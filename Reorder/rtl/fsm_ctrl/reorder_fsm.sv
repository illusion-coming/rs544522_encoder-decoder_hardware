==> flow/design.v <==
`timescale 1ns/1ps
module reorder_fsm #(
    parameter int W = 10,
    parameter int N = 544    
    )(
    input  logic                 clk_i,
    input  logic                 rst_ni,
    input  logic                 synd_start_i,        
    input  logic                 synd_last_i,          
    input  logic                 ecc_valid_i,         
    input  logic                 exceed_i,            
    input  logic                 recorrect_done_i,    
    input  logic                 forney_vld_i,        
    input  logic [9:0]           forney_pos_i,        
    input  logic [W-1:0]         forney_y_i,          
    output logic                 forney_s3_rdy_o,     
    output logic                 cap_sel_o,           
    output logic                 apply_en_o,          
    output logic                 apply_sel_o,         
    output logic [9:0]           apply_pos_o,         
    output logic [W-1:0]         apply_y_o,           
    output logic [1:0]           use_fix_bank_o,      
    output logic                 app_sel_o,           
    output logic [1:0]           output_sel_o         
    );
    logic cap_sel, app_sel;   
    assign cap_sel_o = cap_sel;
    assign app_sel_o = app_sel;
    always @(posedge clk_i or negedge rst_ni) begin
        if (!rst_ni) begin
            cap_sel <= 1'b0;    
            app_sel <= 1'b0;    
        end else begin
            if (synd_last_i)       cap_sel <= ~cap_sel;   
            if (recorrect_done_i)  app_sel <= ~app_sel;   
        end
    end
    always @(posedge clk_i or negedge rst_ni) begin
        if (!rst_ni) begin
            use_fix_bank_o <= 2'b00;
        end else if (ecc_valid_i) begin
            use_fix_bank_o[app_sel] <= ~exceed_i;   
        end
    end
    always @(*) begin
        forney_s3_rdy_o = 1'b1;
        apply_en_o  = forney_vld_i;
        apply_sel_o = app_sel;
        apply_pos_o = forney_pos_i;      
        apply_y_o   = forney_y_i;
    end
    always @(posedge clk_i or negedge rst_ni) begin
        if (!rst_ni) begin
            output_sel_o <= 2'b00;                       
        end else if (recorrect_done_i) begin
            output_sel_o[1] <= app_sel;                  
            output_sel_o[0] <= use_fix_bank_o[app_sel];  
        end
    end
endmodule
# Step by step through the tools: reorder_fsm
# The steps from the RTL of reorder_fsm to its reports follow in flow order.
# Lines are those of the file above, counted from 1.
# Cell names lack the library's common part.
# A cell with - has no value.
# setup
top_module	reorder_fsm
clk_port	clk_i
cell_library	sky130hd
pvt_corner	tt_025C_1v80

# Elaborated design
# Yosys after proc, flatten, opt, wreduce and memory -nomap, before mapping. Enables and synchronous resets that opt folds into registers are not counted as muxes. Memory bits, and registers merged into a memory's read port (data or address), are not among the register bits. Print and check cells are not counted. Equal cells are merged and count once.
# bits
elab_cells	15
inputBits	28
regBits	6
# classes
logic	6
addsub	1
shift	3
# ops
op	n
NOT 1 bit	3
variable shift 1 x 2 -> 2 bit	1
variable shift 1 x 2 -> 2 bit with constant A	1
negation 1 -> 2 bit	1
variable part select 2 x 1 -> 1 bit	1
bitwise AND 2 bit	1
OR 2 bit	1
NOT 2 bit	1

# Depth
# Depth = most cells in a row (Yosys ltp): at word level without a register or memory, in the mapped netlist without a sequential cell, where the memories' decode and read muxes count.
# logic_depth
word_depth	5
ABC_AREA	0
depth_mapped	2
depth_no_buf	2

# After synthesis
# Source: synth_stat.txt of the flow (Yosys; design flattened, memories mapped). It holds for the ABC_AREA given above (unset counts as 0); a run with the other value may have another netlist.
# Totals and module areas in this step are rounded.
# by_type
type	n	type_area_um2
buf_4	23	172.666
dfrtp_1	6	150.144
mux2i_1	3	30.029
xor2_1	2	17.517
mux2_2	1	11.261
inv_1	2	7.507
nand2b_1	1	6.256
a21oi_1	1	5.005
conb_1	1	3.754
nand2_1	1	3.754
nor2_1	1	3.754
# mapped
synth_area_um2	410
seq_area_um2	150
cell_count	42
ff_cells	6
buffers	23

# Worst setup path after synthesis
# OpenSTA on the mapped netlist: ideal clock, no wires. The path of least setup slack (recovery checks aside). Input and output delay are each 20% of the period. Register names are those of the netlist, which keeps one name where synthesis merged equal registers.
# synth_path
path_type	register -> output
start	register app_sel
end	output apply_sel_o
driving_pins	2
output_delay_ns	0.266
t_arrival_ns	0.622
launch_ns	0.000
path_delay_ns	0.622
tclk_ns	1.33
t_required_ns	1.064
n_path_buf	1
slack_ns	0.442
period_less_setup_slack_ns	0.888
# "path_delay_ns" = arrival - input delay + setup time.
# A path that ends at an output port has no setup time.
# "driving_pins": output pins that drive a net of the path, with the launching flip-flop's if there is one; two outputs of one cell count as two.
# "period_less_setup_slack_ns" is the clock period less the worst setup slack; recovery checks do not enter. This is arithmetic on one report: input and output delays are still those of the set period (20% each).
# synth_between
path_cell_list	dfrtp_1 > buf_4
elab_chain_len	0
cells_between	0
lines_between	0
# synth_lines
item	line	source
start, declared	26	logic cap_sel, app_sel;
start, assigned	32	app_sel <= 1'b0;
start, assigned	35	if (recorrect_done_i)  app_sel <= ~app_sel;
end, declared	19	output logic                 apply_sel_o,

# Timing after layout
# Path of least setup slack in the final report of flow run B (OpenROAD, finished layout, wires in). Where an end is a register, its clock arrival counts in the times.
# layout_path
path_type	register -> output
start	register output_sel_o[0]
end	output output_sel_o[0]
output_delay_ns	0.21
driving_pins	2
n_path_buf	1
launch_ns	0.21
slack_ns	0.12
tclk_ns	1.07
t_required_ns	0.86
t_arrival_ns	0.74
# layout_between
path_cell_list	dfrtp_1 > buf_2
elab_chain_len	0
cells_between	0
lines_between	0
# layout_lines
item	line	source
start, declared	24	output logic [1:0]           output_sel_o
start, assigned	54	output_sel_o <= 2'b00;
start, assigned	57	output_sel_o[0] <= use_fix_bank_o[app_sel];
end, declared	24

# Stored flow runs of reorder_fsm (2 of them; Yosys, OpenROAD, sky130hd). They differ in their settings and are not a sequence. Constraints: input delay and output delay 20% of the set period each, output load 0.01 pF.
# "timing.achieved_period_ns" is the run's clock period less its worst setup slack. It is reckoned from that one timing run; input and output delays stay at 20% of the period that was set.
# "total_power_uw": no workload was simulated; the value follows from the tool's default switching activity.
# Results are given in rounded form.
# Settings: n/a = not set for that run.
# Results: n/a = not shown.
run	period_ns	CORE_UTILIZATION	SETUP_SLACK_MARGIN	PLACE_DENSITY_LB_ADDON	CELL_PAD_IN_SITES_DETAIL_PLACEMENT	TNS_END_PERCENT	GPL_ROUTABILITY_DRIVEN	CAP_MARGIN	SLEW_MARGIN	MIN_ROUTING_LAYER	MAX_ROUTING_LAYER	CORE_MARGIN	post_synth_area_um2	total_die_area_um2	finish.utilization_frac	ws_setup_ns	final_setup_tns_ns	total_power_uw	timing.achieved_period_ns
flow run A	1.43	59	-0.12	0.19	1	95	1	40	0	met1	met4	2	n/a	n/a	n/a	n/a	n/a	n/a	n/a
flow run B	1.07	40	0.11	n/a	n/a	n/a	n/a	20	20	n/a	n/a	2	410	1300	0.43	0.12	0.000	1200	0.952
# Flow run A: unfinished; error PDN-0185 in floorplanning

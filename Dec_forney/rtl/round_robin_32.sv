==> flow/design.v <==
module round_robin_32 #(
  parameter int unsigned REQ_NB = 32
) (
  input  wire                   clk_i,
  input  wire                   rst_ni,
  input  wire                   en,
  input  wire  [REQ_NB-1:0]     req,
  output logic [REQ_NB-1:0]     grant
);
    generate
        if (REQ_NB == 32) begin : g_rr32
            localparam int GROUPS = 4;
            localparam int GSIZE  = 8;
            logic [GSIZE-1:0] req_g [0:GROUPS-1];
            for (genvar g = 0; g < GROUPS; g++) begin : g_split
                for (genvar j = 0; j < GSIZE; j++) begin
                    assign req_g[g][j] = req[g*GSIZE + j];
                end
            end
            logic [GROUPS-1:0] req_grp_any;
            for (genvar g = 0; g < GROUPS; g++) begin : g_any
                assign req_grp_any[g] = |req_g[g];
            end
            logic [GROUPS-1:0] grant_grp;
            round_robin_core #(.REQ_NB(GROUPS)) u_rr_grp (
                .clk_i   (clk_i),
                .rst_ni  (rst_ni),
                .en      (en),
                .req     (req_grp_any),
                .grant   (grant_grp)
            );
            logic [GSIZE-1:0] grant_g [0:GROUPS-1];
            for (genvar g = 0; g < GROUPS; g++) begin : g_child
                round_robin_core #(.REQ_NB(GSIZE)) u_rr_child (
                .clk_i   (clk_i),
                .rst_ni  (rst_ni),
                .en      (en & grant_grp[g]),
                .req     (req_g[g]),
                .grant   (grant_g[g])
                );
            end
            logic [GSIZE-1:0] grant0;
            logic [GSIZE-1:0] grant1;
            logic [GSIZE-1:0] grant2;
            logic [GSIZE-1:0] grant3;
            assign grant0 = ({GSIZE{grant_grp[0]}} & grant_g[0]);
            assign grant1 = ({GSIZE{grant_grp[1]}} & grant_g[1]);
            assign grant2 = ({GSIZE{grant_grp[2]}} & grant_g[2]);
            assign grant3 = ({GSIZE{grant_grp[3]}} & grant_g[3]);
            assign grant = {grant3, grant2, grant1, grant0};
        end else begin : g_fallback
            round_robin_core #(.REQ_NB(REQ_NB)) u_rr (
                .clk_i   (clk_i),
                .rst_ni  (rst_ni),
                .en      (en),
                .req     (req),
                .grant   (grant)
            );
        end
        endgenerate
endmodule
`timescale 1 ns / 1 ps
`default_nettype none
module round_robin_core
    #(
        parameter REQ_NB = 4
    )(
        input  wire                   clk_i,
        input  wire                   rst_ni,
        input  wire                   en,
        input  wire  [REQ_NB    -1:0] req,
        output logic [REQ_NB    -1:0] grant
    );
    logic [REQ_NB    -1:0] mask;
    logic [REQ_NB    -1:0] masked;
    generate
    if (REQ_NB==4) begin : GRANT_4
    always @ (*) begin
        masked = mask & req;     
        if (|masked) begin
            if      (masked[0]) grant = 4'b0001;
            else if (masked[1]) grant = 4'b0010;
            else if (masked[2]) grant = 4'b0100;
            else if (masked[3]) grant = 4'b1000;
            else                grant = 4'b0000;
        end else begin
            if      (req[0]) grant = 4'b0001;
            else if (req[1]) grant = 4'b0010;
            else if (req[2]) grant = 4'b0100;
            else if (req[3]) grant = 4'b1000;
            else             grant = 4'b0000;
        end
    end
    end else if (REQ_NB==8) begin : GRANT_8
    always @ (*) begin
        masked = mask & req;
        if (|masked) begin
            if      (masked[0]) grant = 8'b00000001;
            else if (masked[1]) grant = 8'b00000010;
            else if (masked[2]) grant = 8'b00000100;
            else if (masked[3]) grant = 8'b00001000;
            else if (masked[4]) grant = 8'b00010000;
            else if (masked[5]) grant = 8'b00100000;
            else if (masked[6]) grant = 8'b01000000;
            else if (masked[7]) grant = 8'b10000000;
            else                grant = 8'b00000000;
        end else begin
            if      (req[0]) grant = 8'b00000001;
            else if (req[1]) grant = 8'b00000010;
            else if (req[2]) grant = 8'b00000100;
            else if (req[3]) grant = 8'b00001000;
            else if (req[4]) grant = 8'b00010000;
            else if (req[5]) grant = 8'b00100000;
            else if (req[6]) grant = 8'b01000000;
            else if (req[7]) grant = 8'b10000000;
            else             grant = 8'b00000000;
        end
    end
    end
    endgenerate
    generate
    if (REQ_NB==4) begin : REQ_4
    always @ (posedge clk_i or negedge rst_ni) begin
        if (~rst_ni) begin
            mask <= {REQ_NB{1'b1}};
        end else begin
            if (en && |grant) begin
                if      (grant[0]) mask <= 4'b1110;
                else if (grant[1]) mask <= 4'b1100;
                else if (grant[2]) mask <= 4'b1000;
                else if (grant[3]) mask <= 4'b1111;
            end
        end
    end
    end else if (REQ_NB==8) begin : REQ_8
    always @ (posedge clk_i or negedge rst_ni) begin
        if (~rst_ni) begin
            mask <= {REQ_NB{1'b1}};
        end else begin
            if (en && |grant) begin
                if      (grant[0]) mask <= 8'b11111110;
                else if (grant[1]) mask <= 8'b11111100;
                else if (grant[2]) mask <= 8'b11111000;
                else if (grant[3]) mask <= 8'b11110000;
                else if (grant[4]) mask <= 8'b11100000;
                else if (grant[5]) mask <= 8'b11000000;
                else if (grant[6]) mask <= 8'b10000000;
                else               mask <= 8'b11111111;
            end
        end
    end
    end
    endgenerate
endmodule
`resetall
From RTL to reports: round_robin_32
What the tools print for round_robin_32, step after step.
Lines are those of the file above, counted from 1.
Operators carry their Yosys type and port widths (W data, S select, Z words).
Cell names lack the library's common part.
A cell with n/a has no value.

design
  top module = round_robin_32
  clock port = clk_i
  standard-cell library = sky130hd
  corner = tt_025C_1v80

After elaboration
Source: Yosys, flattened and elaborated. Widths are those after wreduce. Registers that Yosys merges into a memory's read port (data or address) are not register bits. Print and check cells do not count.

word-level totals
  word width x clocked read ports = 0
  latch bits = 0
  bits of input ports = 35
  register bits = 36
  memory cells = 0
  memory bits (writable) = 0
  cells after elaboration = 148
  output and inout bits = 32
  ROM bits = 0

cells by class
  divide/modulo/power cells = 0
  eq/ne operators = 0
  multiplexer cells = 109
  add/subtract/negate cells = 0
  bitwise logic cells = 13
  shift-type cells = 0
  magnitude comparators = 0
  reductions and logical operators = 21
  multiply operators = 0

operators with widths
  operator             count
  $mux W8              92
  $reduce_or A8 Y1     12
  $and A8 B8 Y8        8
  $mux W4              13
  $mux W7              4
  $reduce_or A4 Y1     2
  $logic_and A1 B1 Y1  5
  $and A1 B1 Y1        4
  $and A4 B4 Y4        1
  $reduce_bool A4 Y1   1
  $reduce_and A2 Y1    1

Depth
Yosys ltp: most cells in a row. Word level: on the elaborated netlist, between registers, memories and ports. Mapped: between sequential cells and ports; inverters and the memories' decode and read muxes count.

logic depth
  depth in word-level cells = 17
  ABC_AREA = 0
  depth in mapped cells = 7
  mapped depth without buffers = 6

Netlist
Source: synth_stat.txt of the flow (Yosys; design flattened, memories mapped). It holds for the ABC_AREA given above (unset counts as 0); a run with the other value may have another netlist.
The area totals of this step are shown rounded.

mapped netlist
  area of sequential cells = 814.5 sq um
  synthesis area = 2495 sq um
  mapped flip-flops = 31
  buffer cells = 7
  mapped cells = 303

cells by type
  cell type  count
  dfstp_2    31
  nand2_1    51
  nor2_1     34
  o21ai_0    20
  nor3_1     17
  a22oi_1    8
  a31oi_1    9
  a21oi_1    9
  mux2_2     4
  a32oi_1    5
  nor4_2     3
  nand3_1    7
  nor4b_1    4
  buf_6      3
  or4_4      3
  nor2b_1    5
  nor4_1     5
  a222oi_1   3

Not listed: further types 46, cells in them 82.
The figures by module come from a second, unflattened synthesis with its own total; it is not the netlist above.

second synthesis, totals
  cells (unflattened synthesis) = 332
  area (unflattened synthesis) = 2674 sq um

Each row is one instance without its submodules.

modules
  module                       cells  sequential area (sq um)  area (sq um)  times used
  round_robin_core (REQ_NB=8)  63     183.9                    533.0         4
  round_robin_32               48     0.0                      290.3         1
  round_robin_core (REQ_NB=4)  32     78.8                     251.5         1

Path before layout
Source: OpenSTA report_checks on the synthesized netlist (no wires, ideal clock, input and output delay 20% of the period each), path of least setup slack; recovery checks are left aside. Register names are those of the netlist, which keeps one name where synthesis merged equal registers.

path post-synthesis
  path type = input port to output port
  start point = input port req[17]
  end point = output port grant[4]
  slack = 1.441 ns
  buffers on the path = 1
  arrival time = 2.711 ns
  period = 5.19 ns
  output delay = 1.038 ns
  data required time = 4.152 ns
  path delay = 1.673 ns
  launch time at the first pin = 1.038 ns
  input delay = 1.038 ns
  stages = 6
  synthesis period reached = 3.749 ns

"path delay" = arrival - input delay + setup time.
At an output port there is no setup time.
"stages" counts driving pins, that of a launching flip-flop among them; a cell with two outputs on the path counts twice.
"synthesis period reached" is the clock period less the worst setup slack; recovery checks do not enter. This is arithmetic on one report: input and output delays are still those of the set period (20% each).
The rows between start and end are the longest chain of elaborated cells between them; the timing report does not say that the signal goes this way. Where chains are equally long, one stands for them.
A line is the first line of the expression or statement that the cell stems from. Yosys adds cells for indexed reads and writes and turns some case tables into memories.

on the way, post-synthesis
  cells stage by stage = or4_4 -> o21ai_2 -> a31oi_1 -> or2_2 -> clkbuf_1 -> nor4_2
  length of the longest elaborated chain = 7
  elaborated cells on any way between the ends = 11
  RTL lines with such cells = 10
  those cells by class = mux: 7; logic: 2; reduce/logical: 2

RTL lines, path post-synthesis
  element           RTL line  RTL
  start, declared   7         input  wire  [REQ_NB-1:0]     req,
  $reduce_or A8 Y1  22        assign req_grp_any[g] = |req_g[g];
  $and A4 B4 Y4     79        masked = mask & req;
  $mux W4           83        else if (masked[2]) grant = 4'b0100;
  $mux W4           82        else if (masked[1]) grant = 4'b0010;
  $mux W4           81        if      (masked[0]) grant = 4'b0001;
  $mux W4           80        if (|masked) begin
  $and A8 B8 Y8     46        assign grant0 = ({GSIZE{grant_grp[0]}} & grant_g[0]);
  end, declared     8         output logic [REQ_NB-1:0]     grant

Path in the finished layout
Path of least setup slack in the final report of flow run A (OpenROAD, finished layout, wires in). Where an end is a register, its clock arrival counts in the times.

path after layout
  path type = input port to output port
  start point = input port req[7]
  end point = output port grant[29]
  slack = -0.15 ns
  data required time = 2.14 ns
  launch time at the first pin = 0.53 ns
  input delay = 0.53 ns
  stages = 8
  arrival time = 2.29 ns
  output delay = 0.53 ns
  buffers on the path = 4
  period = 2.67 ns

The rows between start and end are the longest chain of elaborated cells between them; the timing report does not say that the signal goes this way. Where chains are equally long, one stands for them.

on the way, after layout
  cells stage by stage = buf_8 -> or4_4 -> o21ai_4 -> buf_6 -> nand4_4 -> buf_6 -> nor4b_4 -> buf_2
  length of the longest elaborated chain = 5
  elaborated cells on any way between the ends = 7
  RTL lines with such cells = 6
  those cells by class = mux: 3; logic: 2; reduce/logical: 2

RTL lines, path after layout
  element           RTL line  RTL
  start, declared   7         input  wire  [REQ_NB-1:0]     req,
  $reduce_or A8 Y1  22        assign req_grp_any[g] = |req_g[g];
  $and A4 B4 Y4     79        masked = mask & req;
  $mux W4           81        if      (masked[0]) grant = 4'b0001;
  $mux W4           80        if (|masked) begin
  $and A8 B8 Y8     49        assign grant3 = ({GSIZE{grant_grp[3]}} & grant_g[3]);
  end, declared     8         output logic [REQ_NB-1:0]     grant

Hand-over note for round_robin_32

2 stored runs of round_robin_32 in the flow (synthesis by Yosys, layout by OpenROAD, sky130hd cells), in arbitrary order. Constraints: input delay and output delay 20% of the set period each, output load 0.01 pF.
"period reached" is the run's clock period less its worst setup slack. It is reckoned from that one timing run; input and output delays stay at 20% of the period that was set.
By "time of the worst setup path" is meant the share of the clock period that the worst setup path is allowed (20% is reserved at inputs, 20% at outputs), minus its slack. Clock arrival times at its registers enter into it.
By "total power of the final layout" is meant OpenSTA's value without simulated activity: inputs other than the clock are taken to toggle once in ten clock periods, and the tool carries that through the logic.
Measured values are rounded.
Among the settings, - means not set for that run.

item                                      flow run A                 flow run B
period_ns                                 2.67                       4.27
CORE_UTILIZATION                          24                         42
SETUP_SLACK_MARGIN                        0.03                       0.45
CORE_ASPECT_RATIO                         0.59                       1.82
GPL_TIMING_DRIVEN                         0                          1
CTS_CLUSTER_DIAMETER                      240                        -
CAP_MARGIN                                5                          20
SLEW_MARGIN                               30                         30
CORE_MARGIN                               2                          5
PLACE_DENSITY_LB_ADDON                    -                          0.13
GPL_ROUTABILITY_DRIVEN                    -                          0
time of the worst setup path (ns)         1.76                       2.09
critical path type                        input port to output port  input port to output port
period reached (ns)                       2.824                      3.800
total power of the final layout (uW)      4030                       1982
sum of negative setup slack (ns)          -1.678                     0.000
utilization after routing                 0.4                        0.615
area of the die (sq um)                   11260                      7651
synthesis area (sq um)                    2495                       2495
standard-cell area after routing (sq um)  4026                       3625
setup slack of the critical path (ns)     -0.154                     0.470

End of note.
